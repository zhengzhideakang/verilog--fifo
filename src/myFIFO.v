==> flow/design.v <==
`default_nettype none
module myFIFO
#(
  parameter [0 : 0] IS_ASYNC    = 0,  
  parameter         DIN_WIDTH   = 8,  
  parameter         DOUT_WIDTH  = 8,  
  parameter         WADDR_WIDTH = 4,  
  parameter RAM_STYLE = "distributed",  
  parameter [0 : 0] FWFT_EN     = 1,  
  parameter [0 : 0] MSB_FIFO    = 1   
)(
  input  wire [DIN_WIDTH-1:0] din,
  input  wire                 wr_en,
  output wire                 full,
  output wire                 almost_full,
  input  wire                 wr_clk,
  input  wire                 wr_rst,
  output wire [DOUT_WIDTH-1:0] dout,
  input  wire                  rd_en,
  output wire                  empty,
  output wire                  almost_empty,
  input  wire                  rd_clk,
  input  wire                  rd_rst
);
generate
if (IS_ASYNC == 1) begin
  asyncFIFO_diffWidth #(
    .DIN_WIDTH   (DIN_WIDTH  ),
    .DOUT_WIDTH  (DOUT_WIDTH ),
    .WADDR_WIDTH (WADDR_WIDTH),
    .RAM_STYLE   (RAM_STYLE  ),
    .FWFT_EN     (FWFT_EN    ),
    .MSB_FIFO    (MSB_FIFO   )
  ) asyncFIFO_diffWidth_u0 (
    .din          (din         ),
    .wr_en        (wr_en       ),
    .full         (full        ),
    .almost_full  (almost_full ),
    .wr_clk       (wr_clk      ),
    .wr_rst       (wr_rst      ),
    .dout         (dout        ),
    .rd_en        (rd_en       ),
    .empty        (empty       ),
    .almost_empty (almost_empty),
    .rd_clk       (rd_clk      ),
    .rd_rst       (rd_rst      )
  );
end
else begin
  syncFIFO_diffWidth #(
    .DIN_WIDTH   (DIN_WIDTH  ),
    .DOUT_WIDTH  (DOUT_WIDTH ),
    .WADDR_WIDTH (WADDR_WIDTH),
    .RAM_STYLE   (RAM_STYLE  ),
    .FWFT_EN     (FWFT_EN    ),
    .MSB_FIFO    (MSB_FIFO   )
  ) syncFIFO_diffWidth_u0 (
    .din          (din         ),
    .wr_en        (wr_en       ),
    .full         (full        ),
    .almost_full  (almost_full ),
    .dout         (dout        ),
    .rd_en        (rd_en       ),
    .empty        (empty       ),
    .almost_empty (almost_empty),
    .clk          (wr_clk      ),
    .rst          (wr_rst      )
  );
end
endgenerate
endmodule
`resetall
`default_nettype none
module syncFIFO
#(
  parameter DATA_WIDTH = 8,  
  parameter ADDR_WIDTH = 4,  
  parameter RAM_STYLE = "distributed",  
  parameter [0:0] FWFT_EN = 1  
)(
  input  wire [DATA_WIDTH-1:0] din,
  input  wire                  wr_en,
  output reg                   full,
  output reg                   almost_full,
  output wire [DATA_WIDTH-1:0] dout,
  input  wire                  rd_en,
  output reg                   empty,
  output reg                   almost_empty,
  input  wire                  clk,
  input  wire                  rst
);
reg  [ADDR_WIDTH:0] rptr;
always @(posedge clk or posedge rst) begin
  if (rst)
    rptr <= 0;
  else if (rd_en & ~empty)
    rptr <= rptr + 1'b1;
end
reg  [ADDR_WIDTH:0] wptr;
always @(posedge clk or posedge rst) begin
  if (rst)
    wptr <= 0;
  else if (wr_en & ~full)
    wptr <= wptr + 1'b1;
end
wire [ADDR_WIDTH-1:0] raddr = rptr[ADDR_WIDTH-1:0];
wire [ADDR_WIDTH-1:0] waddr = wptr[ADDR_WIDTH-1:0];
wire [ADDR_WIDTH:0] rptr_p1 = rptr + 1'b1;
wire [ADDR_WIDTH:0] wptr_p1 = wptr + 1'b1;
always @(*) begin
  if (rst)
    empty <= 1'b1;
  else if (rptr == wptr)
    empty <= 1'b1;
  else
    empty <= 1'b0;
end
always @(*) begin
  if (rst)
    almost_empty <= 1'b1;
  else if (rptr_p1 == wptr || empty)
    almost_empty <= 1'b1;
  else
    almost_empty <= 1'b0;
end
always @(*) begin
  if (rst)
    full  <= 1'b1;
  else if ((wptr[ADDR_WIDTH] != rptr[ADDR_WIDTH])
          && (wptr[ADDR_WIDTH-1:0] == rptr[ADDR_WIDTH-1:0])
          )
    full  <= 1'b1;
  else
    full  <= 1'b0;
end
always @(*) begin
  if (rst)
    almost_full <= 1'b1;
  else if (((wptr_p1[ADDR_WIDTH] != rptr[ADDR_WIDTH])
            && (wptr_p1[ADDR_WIDTH-1:0] == rptr[ADDR_WIDTH-1:0])
            )
          || full
          )
    almost_full <= 1'b1;
  else
    almost_full <= 1'b0;
end
localparam DEPTH = 1 << ADDR_WIDTH;  
(* ram_style = RAM_STYLE *) reg [DATA_WIDTH-1:0] mem [0:DEPTH-1];
always @(posedge clk) begin
  if (wr_en && ~full)
    mem[waddr] <= din;
end
generate
  if (FWFT_EN == 1) begin
    reg [DATA_WIDTH-1:0] dout_old;
    always @(posedge clk) begin
      if (rd_en && ~empty)
        dout_old <= mem[raddr];  
    end
    reg [DATA_WIDTH-1:0] dout_r;
    always @(*) begin
      if (~empty)
        dout_r <= mem[raddr];
      else
        dout_r <= dout_old;
    end
    assign dout = dout_r;
  end
  else begin
    reg [DATA_WIDTH-1:0] dout_r;
    always @(posedge clk) begin
      if (rd_en && ~empty)
        dout_r <= mem[raddr];
    end
    assign dout = dout_r;
  end
endgenerate
endmodule
`resetall
`default_nettype none
module syncFIFO_diffWidth
#(
  parameter DIN_WIDTH = 8,  
  parameter DOUT_WIDTH = 8,  
  parameter WADDR_WIDTH = 4,  
  parameter RAM_STYLE = "distributed",  
  parameter [0:0] FWFT_EN = 1,  
  parameter [0:0] MSB_FIFO = 1  
)(
  input  wire [DIN_WIDTH-1:0] din,
  input  wire                 wr_en,
  output wire                 full,
  output wire                 almost_full,
  output wire [DOUT_WIDTH-1:0] dout,
  input  wire                  rd_en,
  output wire                  empty,
  output wire                  almost_empty,
  input  wire                  clk,
  input  wire                  rst
);
wire [DIN_WIDTH-1:0] wdata;
wire wdata_rd_en;
wire wdata_empty;
wire [DOUT_WIDTH-1:0] rdata;
wire rdata_wr_en;
wire rdata_full;
generate
  if (DOUT_WIDTH > DIN_WIDTH) begin
    wire wdata_almost_full;
    syncFIFO # (
      .DATA_WIDTH (DIN_WIDTH),
      .ADDR_WIDTH (1        ),
      .RAM_STYLE  (RAM_STYLE),
      .FWFT_EN    (1        )
    ) syncFIFO_u0 (
      .din          (din        ),
      .wr_en        (wr_en      ),
      .full         (full       ),
      .almost_full  (wdata_almost_full),
      .dout         (wdata      ),
      .rd_en        (wdata_rd_en),
      .empty        (wdata_empty),
      .almost_empty (           ),
      .clk          (clk        ),
      .rst          (rst        )
    );
    assign almost_full = (wdata_almost_full && rdata_full) || full;
    localparam RADDR_WIDTH = $clog2(2**WADDR_WIDTH * DIN_WIDTH / DOUT_WIDTH);
    syncFIFO # (
      .DATA_WIDTH (DOUT_WIDTH ),
      .ADDR_WIDTH (RADDR_WIDTH),
      .RAM_STYLE  (RAM_STYLE  ),
      .FWFT_EN    (FWFT_EN    )
    ) syncFIFO_u1 (
      .din          (rdata       ),
      .wr_en        (rdata_wr_en ),
      .full         (rdata_full  ),
      .almost_full  (            ),
      .dout         (dout        ),
      .rd_en        (rd_en       ),
      .empty        (empty       ),
      .almost_empty (almost_empty),
      .clk          (clk         ),
      .rst          (rst         )
    );
    assign wdata_rd_en = ~rdata_full && ~wdata_empty;
    reg [DOUT_WIDTH-1:0] rdata_r;
    if (MSB_FIFO == 1) begin
      always @(posedge clk or posedge rst) begin
        if (rst)
          rdata_r <= 'd0;
        else if (wdata_rd_en)
          rdata_r <= {rdata_r[DOUT_WIDTH-DIN_WIDTH-1:0], wdata};  
        else
          rdata_r <= rdata_r;
      end
      assign rdata = {rdata_r[DOUT_WIDTH-DIN_WIDTH-1:0], wdata};  
    end
    else begin
      always @(posedge clk or posedge rst) begin
        if (rst)
          rdata_r <= 'd0;
        else if (wdata_rd_en)
          rdata_r <= {wdata, rdata_r[DOUT_WIDTH-1 : DIN_WIDTH]};  
        else
          rdata_r <= rdata_r;
      end
      assign rdata = {wdata, rdata_r[DOUT_WIDTH-1 : DIN_WIDTH]};  
    end
    localparam WDATA_RD_EN_CNT_MAX = DOUT_WIDTH / DIN_WIDTH - 1;
    reg [$clog2(WDATA_RD_EN_CNT_MAX+1)-1 : 0] wdata_rd_en_cnt;
    always @(posedge clk or posedge rst) begin
      if (rst)
        wdata_rd_en_cnt <= 'd0;
      else if (wdata_rd_en)
        wdata_rd_en_cnt <= wdata_rd_en_cnt + 1'b1;
      else
        wdata_rd_en_cnt <= wdata_rd_en_cnt;
    end
    assign rdata_wr_en = wdata_rd_en && wdata_rd_en_cnt == WDATA_RD_EN_CNT_MAX;
  end
  else if (DOUT_WIDTH == DIN_WIDTH) begin
    syncFIFO # (
      .DATA_WIDTH (DIN_WIDTH  ),
      .ADDR_WIDTH (WADDR_WIDTH),
      .RAM_STYLE  (RAM_STYLE  ),
      .FWFT_EN    (FWFT_EN    )
    ) syncFIFO_u0 (
      .din          (din         ),
      .wr_en        (wr_en       ),
      .full         (full        ),
      .almost_full  (almost_full ),
      .dout         (dout        ),
      .rd_en        (rd_en       ),
      .empty        (empty       ),
      .almost_empty (almost_empty),
      .clk          (clk         ),
      .rst          (rst         )
    );
  end
  else begin
    syncFIFO # (
      .DATA_WIDTH (DIN_WIDTH  ),
      .ADDR_WIDTH (WADDR_WIDTH),
      .RAM_STYLE  (RAM_STYLE  ),
      .FWFT_EN    (1          )
    ) syncFIFO_u0 (
      .din          (din        ),
      .wr_en        (wr_en      ),
      .full         (full       ),
      .almost_full  (almost_full),
      .dout         (wdata      ),
      .rd_en        (wdata_rd_en),
      .empty        (wdata_empty),
      .almost_empty (           ),
      .clk          (clk        ),
      .rst          (rst        )
    );
    wire rdata_almost_empty;
    syncFIFO # (
      .DATA_WIDTH (DOUT_WIDTH),
      .ADDR_WIDTH (1         ),
      .RAM_STYLE  (RAM_STYLE ),
      .FWFT_EN    (FWFT_EN   )
    ) syncFIFO_u1 (
      .din          (rdata             ),
      .wr_en        (rdata_wr_en       ),
      .full         (rdata_full        ),
      .almost_full  (                  ),
      .dout         (dout              ),
      .rd_en        (rd_en             ),
      .empty        (empty             ),
      .almost_empty (rdata_almost_empty),
      .clk          (clk               ),
      .rst          (rst               )
    );
    assign almost_empty = (wdata_empty && rdata_almost_empty) || empty;
    localparam RDATA_WR_EN_CNT_MAX = DIN_WIDTH/ DOUT_WIDTH - 1;
    reg [$clog2(RDATA_WR_EN_CNT_MAX+1)-1 : 0] rdata_wr_en_cnt;
    always @(posedge clk or posedge rst) begin
      if (rst)
        rdata_wr_en_cnt <= 'd0;
      else if (rdata_wr_en)
        rdata_wr_en_cnt <= rdata_wr_en_cnt + 1'b1;
      else
        rdata_wr_en_cnt <= rdata_wr_en_cnt;
    end
    if (MSB_FIFO == 1) begin
      wire [DIN_WIDTH-1:0] wdata_r = wdata << (rdata_wr_en_cnt * DOUT_WIDTH);
      assign rdata = wdata_r[DIN_WIDTH-1 : DIN_WIDTH-DOUT_WIDTH];
    end
    else begin
      wire [DIN_WIDTH-1:0] wdata_r = wdata >> (rdata_wr_en_cnt * DOUT_WIDTH);
      assign rdata = wdata_r[DOUT_WIDTH-1 : 0];
    end
    assign rdata_wr_en = ~rdata_full && ~wdata_empty;
    assign wdata_rd_en = rdata_wr_en && rdata_wr_en_cnt == RDATA_WR_EN_CNT_MAX;
  end
endgenerate
endmodule
`resetall
---- Tool chain data of myFIFO ----
The steps from the RTL of myFIFO to its reports follow in flow order.
Lines are those of the file above, counted from 1.
Library cell names are shortened.
Not given: -
inputs
  design top .............................. myFIFO
  clock ................................... wr_clk
  library ................................. sky130hd
  corner .................................. tt_025C_1v80

---- After elaboration ----
Counts by Yosys on the flattened word-level netlist (proc, flatten, opt, wreduce; memories kept). Register bits leave out memories and registers merged into their read ports (data or address); mux counts leave out enables and synchronous resets folded into registers. Print and check cells are left out. Cells with the same type and inputs are merged into one.
Yosys's memory passes give these memory sizes; they may raise the number of words (mostly to a power of two), join words into wider ones and drop unused or constant bits.
cells by class
  add/subtract/negate cells ............... 2
  equality and inequality tests ........... 6
  muxes and demuxes ....................... 12
  bitwise operators ....................... 4
  reduce/logical cells .................... 6
operators by type and width
  kind                                                    number
  8-bit 2-to-1 mux                                        2
  5-bit by 1-bit adder with 5-bit output with constant B  2
  5-bit equality test                                     2
  1-bit 2-to-1 mux                                        9
  4-bit equality test                                     2
  1-bit logical AND                                       4
  4-bit 2-to-1 mux                                        1
  1-bit != test                                           2
  1-bit bitwise AND                                       2
  1-bit logical OR                                        2
  1-bit inverter                                          2
storage and ports
  flip-flop bits (word level) ............. 18
  RAM bits ................................ 128
  memory cells ............................ 1
memories
  memory                                                         words  width  rd ports  wr ports  line  RTL
  genblk1.syncFIFO_diffWidth_u0.genblk1.genblk1.syncFIFO_u0.mem  16     8      1         1         149   (* ram_style = RAM_STYLE *) reg [DATA_WIDTH-1:0] mem [0:DEPTH-1];

---- Logic depth ----
Longest topological path by Yosys (ltp), each cell counted once; first at word level (registers and memories cut), then after technology mapping (sequential cells cut; the memories' decode and read muxes count).
depth
  depth in word-level cells ............... 7
  ABC_AREA ................................ 1
  mapped depth ............................ 12
  depth with buffers taken out ............ 9

---- After synthesis ----
Yosys stat after the flow's synthesis: flattened, memories mapped to cells. It holds for the ABC_AREA given above (unset counts as 0); a run with the other value may have another netlist.
Totals and module areas in this step are rounded.
synthesis totals
  cells in the netlist .................... 694
  synthesis area .......................... 6855 µm²
  sequential part of the area ............. 4334 µm²
  flip-flop cells ......................... 146
  buffers ................................. 30
cell types
  type      number
  edfxtp_1  136
  nand2_1   236
  nand3_1   102
  inv_1     109
  dfrtp_1   10
  xor2_1    11
  buf_4     9
  ha_1      5
  nand4_1   10
  nand3_4   3
  nor2_1    14
  buf_2     10
  nor2_2    8
  clkbuf_1  6
  nor2_4    2
  buf_12    1
  nand2_2   3
  xnor2_1   2
Other cell types: 13; their cells: 17.

---- Timing after synthesis ----
Source: OpenSTA report_checks on the synthesized netlist (no wires, ideal clock, input and output delay 20% of the period each), path of least setup slack; recovery checks are left aside. Register names are those of the netlist, which keeps one name where synthesis merged equal registers.
timing after synthesis
  path kind ............................... flip-flop to flip-flop
  start point ............................. register genblk1.syncFIFO_diffWidth_u0.genblk1.genblk1.syncFIFO_u0.rptr[0]
  end point ............................... memory genblk1.syncFIFO_diffWidth_u0.genblk1.genblk1.syncFIFO_u0.mem[12][0]
  clock period ............................ 2770 ps
  library setup time ...................... 370 ps
  time at the first pin ................... 0 ps
  data arrival time ....................... 1580 ps
  required time ........................... 2400 ps
  path slack .............................. 819 ps
  path delay .............................. 1950 ps
  stages on the path ...................... 8
  buffers on the path ..................... 2
  synthesis period reached ................ 1951 ps
"path delay" = arrival - input delay + setup time.
"stages on the path": output pins that drive a net of the path, with the launching flip-flop's if there is one; two outputs of one cell count as two.
"synthesis period reached" is the clock period less the worst setup slack; recovery checks do not enter. This is arithmetic on one report: input and output delays are still those of the set period (20% each).
Between the ends stands the longest chain of elaborated cells between them, by number of cells; it is not shown to be the way that was timed. Of several equally long chains one is given.
A line is the first line of the expression or statement that the cell stems from. Yosys adds cells for indexed reads and writes and turns some case tables into memories.
Only ways into the end's enable, where the timed path ends, are counted here.
on the way, after synthesis
  cells stage by stage .................... dfrtp_1 buf_4 xor2_1 nor2_4 nand3_4 nand3_4 buf_6 nor2_1
  length of the longest elaborated chain .. 7
RTL lines, path after synthesis
  element              line  RTL
  start, declared      92    reg  [ADDR_WIDTH:0] rptr;
  start, assigned      95    rptr <= 0;
  start, assigned      97    rptr <= rptr + 1'b1;
  4-bit equality test  130   && (wptr[ADDR_WIDTH-1:0] == rptr[ADDR_WIDTH-1:0])
  1-bit logical AND    129   else if ((wptr[ADDR_WIDTH] != rptr[ADDR_WIDTH])
  1-bit 2-to-1 mux     129
  1-bit 2-to-1 mux     127   if (rst)
  1-bit inverter       151   if (wr_en && ~full)
  1-bit logical AND    151
  4-bit 2-to-1 mux     151
  end, declared        149   (* ram_style = RAM_STYLE *) reg [DATA_WIDTH-1:0] mem [0:DEPTH-1];

---- Path in the finished layout ----
Path of least setup slack in the final report of stored run 1 (OpenROAD, finished layout, wires in). Where an end is a register, its clock arrival counts in the times.
The report prints the path's times to 10 ps; the period is as set.
timing after layout
  path kind ............................... flip-flop to output port
  start point ............................. register genblk1.syncFIFO_diffWidth_u0.genblk1.genblk1.syncFIFO_u0.rptr[0]
  end point ............................... output port dout[1]
  clock period ............................ 1710 ps
  time at the first pin ................... 420 ps
  data arrival time ....................... 2000 ps
  required time ........................... 1370 ps
  path slack .............................. -630 ps
  stages on the path ...................... 13
  buffers on the path ..................... 4
Between the ends stands the longest chain of elaborated cells between them, by number of cells; it is not shown to be the way that was timed. Of several equally long chains one is given.
on the way, after layout
  cells stage by stage .................... dfrtp_1 buf_6 inv_8 buf_12 clkbuf_16 nand2_1 nand3_2 nand3_2 nand3_2 nand2_2 nand2_1 nand2_1 buf_2
  length of the longest elaborated chain .. 4
RTL lines, path after layout
  element              line  RTL
  start, declared      92    reg  [ADDR_WIDTH:0] rptr;
  start, assigned      95    rptr <= 0;
  start, assigned      97    rptr <= rptr + 1'b1;
  5-bit equality test  113   else if (rptr == wptr)
  1-bit 2-to-1 mux     113
  1-bit 2-to-1 mux     111   if (rst)
  8-bit 2-to-1 mux     163   if (~empty)
  end, declared        18    output wire [DOUT_WIDTH-1:0] dout,

Ticket comment

Settings and measured results of 2 stored flow runs for module myFIFO (sky130hd), not sorted in any way. The constraints put input and output delay at 20% of the set period each and load the outputs with 0.01 pF.
"period reached" is the run's clock period less its worst setup slack. It is reckoned from that one timing run; input and output delays stay at 20% of the period that was set.
By "worst path time" is meant the share of the clock period that the worst setup path is allowed (20% is reserved at inputs, 20% at outputs), minus its slack. Clock arrival times at its registers enter into it.
"overall power" is the tool's figure for a default switching activity; nothing was simulated.
"worst path time" is given in steps of 10 ps.
Values from the reports are rounded here.

---- stored run 1 ----
settings
  period_ns = 1.71
  CORE_UTILIZATION = 44
  PLACE_DENSITY_LB_ADDON = 0.1
  ABC_AREA = 1
  GPL_TIMING_DRIVEN = 0
  MIN_ROUTING_LAYER = met1
  CAP_MARGIN = 20
  CORE_MARGIN = 2
  SLEW_MARGIN = 20
results
  total negative setup slack .............. -56740 ps
  die size ................................ 16590 µm²
  utilization in the final report ......... 61.2%
  cell area after synthesis ............... 6855 µm²
  standard-cell area after routing ........ 9296 µm²
  period reached .......................... 2343 ps
  worst path time ......................... 2000 ps
  critical path type ...................... flip-flop to output port
  overall power ........................... 15.96 mW
  worst slack on setup checks ............. -633 ps

---- stored run 2 ----
settings
  period_ns = 1.98
  CORE_UTILIZATION = 60
  SETUP_SLACK_MARGIN = -0.05
  PLACE_DENSITY_LB_ADDON = 0.18
  CELL_PAD_IN_SITES_GLOBAL_PLACEMENT = 1
  TNS_END_PERCENT = 60
  GPL_ROUTABILITY_DRIVEN = 1
  CTS_CLUSTER_SIZE = 16
  CAP_MARGIN = 25
  SLEW_MARGIN = 15
  MIN_ROUTING_LAYER = met2
  CORE_MARGIN = 2
results
  total negative setup slack .............. -51370 ps
  die size ................................ 10800 µm²
  utilization in the final report ......... 86.8%
  cell area after synthesis ............... 5989 µm²
  standard-cell area after routing ........ 8444 µm²
  period reached .......................... 3103 ps
  worst path time ......................... 2710 ps
  critical path type ...................... flip-flop to output port
  overall power ........................... 14.81 mW
  worst slack on setup checks ............. -1123 ps
